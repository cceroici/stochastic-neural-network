==> flow/design.v <==
module M_SIDEADD #(parameter N_inputs = 3, NB_out = 3) (EN,IN,OUT);
input EN;
input [N_inputs -1:0] IN;
output [NB_out-1:0] OUT;
wire [NB_out-1:0] OUT_temp;
wire [NB_out-1:0] temp [N_inputs-1:0];
genvar n;
generate 
	case (N_inputs)
		1: begin
				assign OUT_temp = IN[0];
		   end
		2: begin
				assign OUT_temp = IN[0] + IN[1];
		   end
		default: begin
					assign temp[0] = IN[0];
					assign OUT_temp = temp[N_inputs-1][NB_out-1:0];
					for (n=1; n<(N_inputs);n=n+1) begin : TempAdd
						assign temp[n][NB_out-1:0] =  temp[n-1][NB_out-1:0] + IN[n];
					end
				end
	endcase
endgenerate
assign OUT = (EN) ? OUT_temp : 1'b0;
endmodule
module SS_MOVAVG(IN,AVG,CLK,INIT);
parameter W = 1000;
parameter N = 16;
parameter F_sampling = 5;
input IN;
input CLK, INIT;
output [N-1:0] AVG;
reg [W-1:0] BUFFER = 1'b0 - 1'b1;
reg [7:0] sampleCOUNTER = 8'd0;
always @(posedge CLK) begin
	if (sampleCOUNTER<F_sampling) begin
		sampleCOUNTER <= sampleCOUNTER + 1'b1;
		BUFFER <= BUFFER;
	end else begin
		sampleCOUNTER <= 1'b0;
		BUFFER <= {IN,BUFFER[W-1:1]};
	end
end
M_SIDEADD SIDEADD0(.EN(1'b1),.IN(BUFFER),.OUT(AVG));
defparam SIDEADD0.N_inputs = W;
defparam SIDEADD0.NB_out = N;
endmodule
# Reports on SS_MOVAVG
# The steps from the RTL of SS_MOVAVG to its reports follow in flow order.
# Line numbers count from 1 in the design file above.
# Operators carry their Yosys type and port widths (W data, S select, Z words).
# The mark n/a stands for no value.
[setup] top_module="SS_MOVAVG" clk_port="CLK" library="sky130hd" lib_corner="tt_025C_1v80"

# Word level
# Yosys after proc, flatten, opt, wreduce and memory -nomap, before mapping. Enables and synchronous resets that opt folds into registers are not counted as muxes. Print and check cells are not counted. Equal cells are merged and count once.
[bits] inputBits=3 memories=0 word_cells=1003 mem_bits_ro=0 regBits=1008 out_inout_bits=16 mem_bits_rw=0 latchBits=0 clocked_rd_ports_x_width=0
[classes] n_mux=0 compare=1 bitwise=0 equal=0 shift=0 div=0 add_sub_neg=1000 reduce_logical=0 mul=0
[ops] op="$add A16 B1 Y16" n=998
[ops] op="$add A8 B1 Y8 const B" n=1
[ops] op="$lt A8 B3 Y1 const B" n=1
[ops] op="$add A1 B1 Y2" n=1

# Longest topological paths
# Depth = most cells in a row (Yosys ltp): at word level without a register or memory, in the mapped netlist without a sequential cell, where the memories' decode and read muxes count.
[logic_depth] depth_word=999 abc_area=0 depth_mapped=35 ltp_nobuf=34

# Synthesis result
# Yosys stat after the flow's synthesis: flattened, memories mapped to cells. It holds for the ABC_AREA given above (unset counts as 0); a run with the other value may have another netlist.
# Totals and module areas in this step are rounded.
[synth_totals] ff_cells=1008 area_mm2=0.0569 stdcells=3518 sequential_area_mm2=0.0302 n_buf=7
[by_type] cell="sky130_fd_sc_hd__edfxtp_1" n=1000 area_total_um2=30028.8
[by_type] cell="sky130_fd_sc_hd__fa_1" n=980 area_total_um2=1.96E+04
[by_type] cell="sky130_fd_sc_hd__inv_1" n=1331 area_total_um2=5E+03
[by_type] cell="sky130_fd_sc_hd__ha_1" n=125 area_total_um2=1564
[by_type] cell="sky130_fd_sc_hd__dfxtp_1" n=8 area_total_um2=160.154
[by_type] cell="sky130_fd_sc_hd__xnor2_1" n=4 area_total_um2=35.034
[by_type] cell="sky130_fd_sc_hd__a21o_1" n=4 area_total_um2=30.029
[by_type] cell="sky130_fd_sc_hd__buf_4" n=4 area_total_um2=30.029
[by_type] cell="sky130_fd_sc_hd__nor2_1" n=8 area_total_um2=30.029
[by_type] cell="sky130_fd_sc_hd__xor2_1" n=3 area_total_um2=26.275
[by_type] cell="sky130_fd_sc_hd__a21oi_1" n=5 area_total_um2=25.024
[by_type] cell="sky130_fd_sc_hd__nor4_1" n=4 area_total_um2=25.024
[by_type] cell="sky130_fd_sc_hd__buf_6" n=2 area_total_um2=22.522
[by_type] cell="sky130_fd_sc_hd__o211ai_1" n=3 area_total_um2=22.522
[by_type] cell="sky130_fd_sc_hd__nand2_1" n=5 area_total_um2=18.768
[by_type] cell="sky130_fd_sc_hd__nand2b_1" n=3 area_total_um2=18.768
[by_type] cell="sky130_fd_sc_hd__a21o_2" n=2 area_total_um2=17.517
[by_type] cell="sky130_fd_sc_hd__a221oi_2" n=1 area_total_um2=15.014
# Not listed: further types 24, cells in them 26.
# By module: a second synthesis without flattening, with its own total; a netlist apart from the flattened one above.
[hier_totals] hier_cells=3738 hier_area_mm2=0.0576
# Each row is one instance without its submodules.
[modules] module="SS_MOVAVG" instances=1 seq_area_mm2=0.0302 n_cells=1023 mod_area_mm2=0.0303
[modules] module="M_SIDEADD" instances=1 seq_area_mm2=0 n_cells=2715 mod_area_mm2=0.0273

# Path before layout
# OpenSTA on the mapped netlist: ideal clock, no wires. The path of least setup slack (recovery checks aside). Input and output delay are each 20% of the period. Register names are those of the netlist, which keeps one name where synthesis merged equal registers.
[synth_path] path_kind="register to register" startpoint="reg sampleCOUNTER[0]" endpoint="reg BUFFER[0]" required_time_ns=36.124 delay_ns=23.852 setup_slack_ns=19.249 setup_ns=6.976 launch_ns=0.000 stages=6 t_arrival_ns=16.876 n_path_buf=0 clock_period_ns=43.1 period_less_setup_slack_ns=23.851
# "delay_ns" = arrival - input delay + setup time.
# "stages": output pins that drive a net of the path, with the launching flip-flop's if there is one; two outputs of one cell count as two.
# "period_less_setup_slack_ns" is the clock period less the worst setup slack; recovery checks do not enter. This is arithmetic on one report: input and output delays are still those of the set period (20% each).
# Between the ends stands the longest chain of elaborated cells between them, by number of cells; it is not shown to be the way that was timed. Of several equally long chains one is given.
# Each line given opens the expression or statement behind the cell; cells for indexed reads and writes are added by Yosys, which also makes memories of some case tables.
[synth_via] cell_sequence="sky130_fd_sc_hd__dfxtp_1 -> sky130_fd_sc_hd__inv_1 -> sky130_fd_sc_hd__ha_1 -> sky130_fd_sc_hd__inv_1 -> sky130_fd_sc_hd__a21oi_1 -> sky130_fd_sc_hd__nand2_1" elab_chain_len=1 cells_between=1 lines_between=1 classes_between="compare (1)"
[synth_rtl] item="from (decl)" line=35 source="reg [7:0] sampleCOUNTER = 8'd0;"
[synth_rtl] item="from (assign)" line=38 source="sampleCOUNTER <= sampleCOUNTER + 1'b1;"
[synth_rtl] item="from (assign)" line=41 source="sampleCOUNTER <= 1'b0;"
[synth_rtl] item="$lt A8 B3 Y1" line=37 source="if (sampleCOUNTER<F_sampling) begin"
[synth_rtl] item="to (assign)" line=39 source="BUFFER <= BUFFER;"
[synth_rtl] item="to (assign)" line=42 source="BUFFER <= {IN,BUFFER[W-1:1]};"
[synth_rtl] item="to (decl)" line=34 source="reg [W-1:0] BUFFER = 1'b0 - 1'b1;"

# Worst path after layout
# Path of least setup slack in the final report of job 1 (OpenROAD, finished layout, wires in). Where an end is a register, its clock arrival counts in the times.
[layout_path] path_kind="register to output" startpoint="reg BUFFER[511]" endpoint="out AVG[10]" stages=31 n_path_buf=1 required_time_ns=14.48 clock_period_ns=18.1 t_arrival_ns=11.58 launch_ns=0.76 setup_slack_ns=2.90 output_delay_ns=3.62
# Between the ends stands the longest chain of elaborated cells between them, by number of cells; it is not shown to be the way that was timed. Of several equally long chains one is given.
[layout_via] cell_sequence="sky130_fd_sc_hd__edfxtp_1 -> sky130_fd_sc_hd__fa_2 -> sky130_fd_sc_hd__inv_2 -> sky130_fd_sc_hd__fa_2 -> sky130_fd_sc_hd__inv_2 -> sky130_fd_sc_hd__fa_1 -> sky130_fd_sc_hd__inv_1 -> sky130_fd_sc_hd__fa_1 -> sky130_fd_sc_hd__inv_2 -> sky130_fd_sc_hd__fa_2 -> sky130_fd_sc_hd__inv_2 -> sky130_fd_sc_hd__fa_2 -> sky130_fd_sc_hd__fa_2 -> sky130_fd_sc_hd__fa_2 -> sky130_fd_sc_hd__fa_1 -> sky130_fd_sc_hd__inv_2 -> sky130_fd_sc_hd__fa_1 -> sky130_fd_sc_hd__inv_1 -> sky130_fd_sc_hd__fa_1 -> sky130_fd_sc_hd__fa_1 -> sky130_fd_sc_hd__fa_1 -> sky130_fd_sc_hd__fa_1 -> sky130_fd_sc_hd__fa_1 -> sky130_fd_sc_hd__inv_2 -> sky130_fd_sc_hd__fa_2 -> sky130_fd_sc_hd__fa_2 -> sky130_fd_sc_hd__a21o_4 -> sky130_fd_sc_hd__a221oi_4 -> sky130_fd_sc_hd__nor4_1 -> sky130_fd_sc_hd__or4_1 -> sky130_fd_sc_hd__buf_2" elab_chain_len=489 cells_between=489 lines_between=1 classes_between="add/sub (489)"
[layout_rtl] item="from (decl)" line=34 source="reg [W-1:0] BUFFER = 1'b0 - 1'b1;"
[layout_rtl] item="from (assign)" line=39 source="BUFFER <= BUFFER;"
[layout_rtl] item="from (assign)" line=42 source="BUFFER <= {IN,BUFFER[W-1:1]};"
[layout_rtl] item="$add A16 B1 Y16 x489" line=20 source="assign temp[n][NB_out-1:0] = temp[n-1][NB_out-1:0] + IN[n];"
[layout_rtl] item="to (decl)" line=33 source="output [N-1:0] AVG;"

# Design SS_MOVAVG on sky130hd. What follows are 2 stored runs of the flow, each under its own settings; their order means nothing. The constraints put input and output delay at 20% of the set period each and load the outputs with 0.01 pF.
# "clock_period_reached_ns" = clock period - worst setup slack. The figure is calculated, with input and output delays left at 20% of the set period.
# "worst_path_time_ns" is the time allowed to the run's worst setup path (the clock period less input and output delay, where it has them) less its slack. Clock arrival times count: a late capture clock shortens it, a late launch clock lengthens it.
# Measured values are rounded.
run="job 1" settings period_ns=18.1 CORE_UTILIZATION=48 SETUP_SLACK_MARGIN=3.19 PLACE_DENSITY_LB_ADDON=0.02 CORE_ASPECT_RATIO=1.08 CORE_MARGIN=2 CELL_PAD_IN_SITES_DETAIL_PLACEMENT=1 TNS_END_PERCENT=30 CTS_CLUSTER_SIZE=82 CTS_CLUSTER_DIAMETER=146 MAX_ROUTING_LAYER="met4" CAP_MARGIN=20 SLEW_MARGIN=20
run="job 1" results setup_worst_slack_ns=2.90 post_synth_area_mm2=0.0569 dieArea_mm2=0.121 post_route_util_pct=51.2 worst_path_time_ns=11.58 critical_path_type="register to output" clock_period_reached_ns=15.203
run="job 2" settings period_ns=15.2 CAP_MARGIN=20 CORE_MARGIN=2 CORE_UTILIZATION=40 SLEW_MARGIN=20
run="job 2" results setup_worst_slack_ns=0.390 post_synth_area_mm2=0.0569 dieArea_mm2=0.145 post_route_util_pct=44.7 worst_path_time_ns=11.77 critical_path_type="register to output" clock_period_reached_ns=14.810
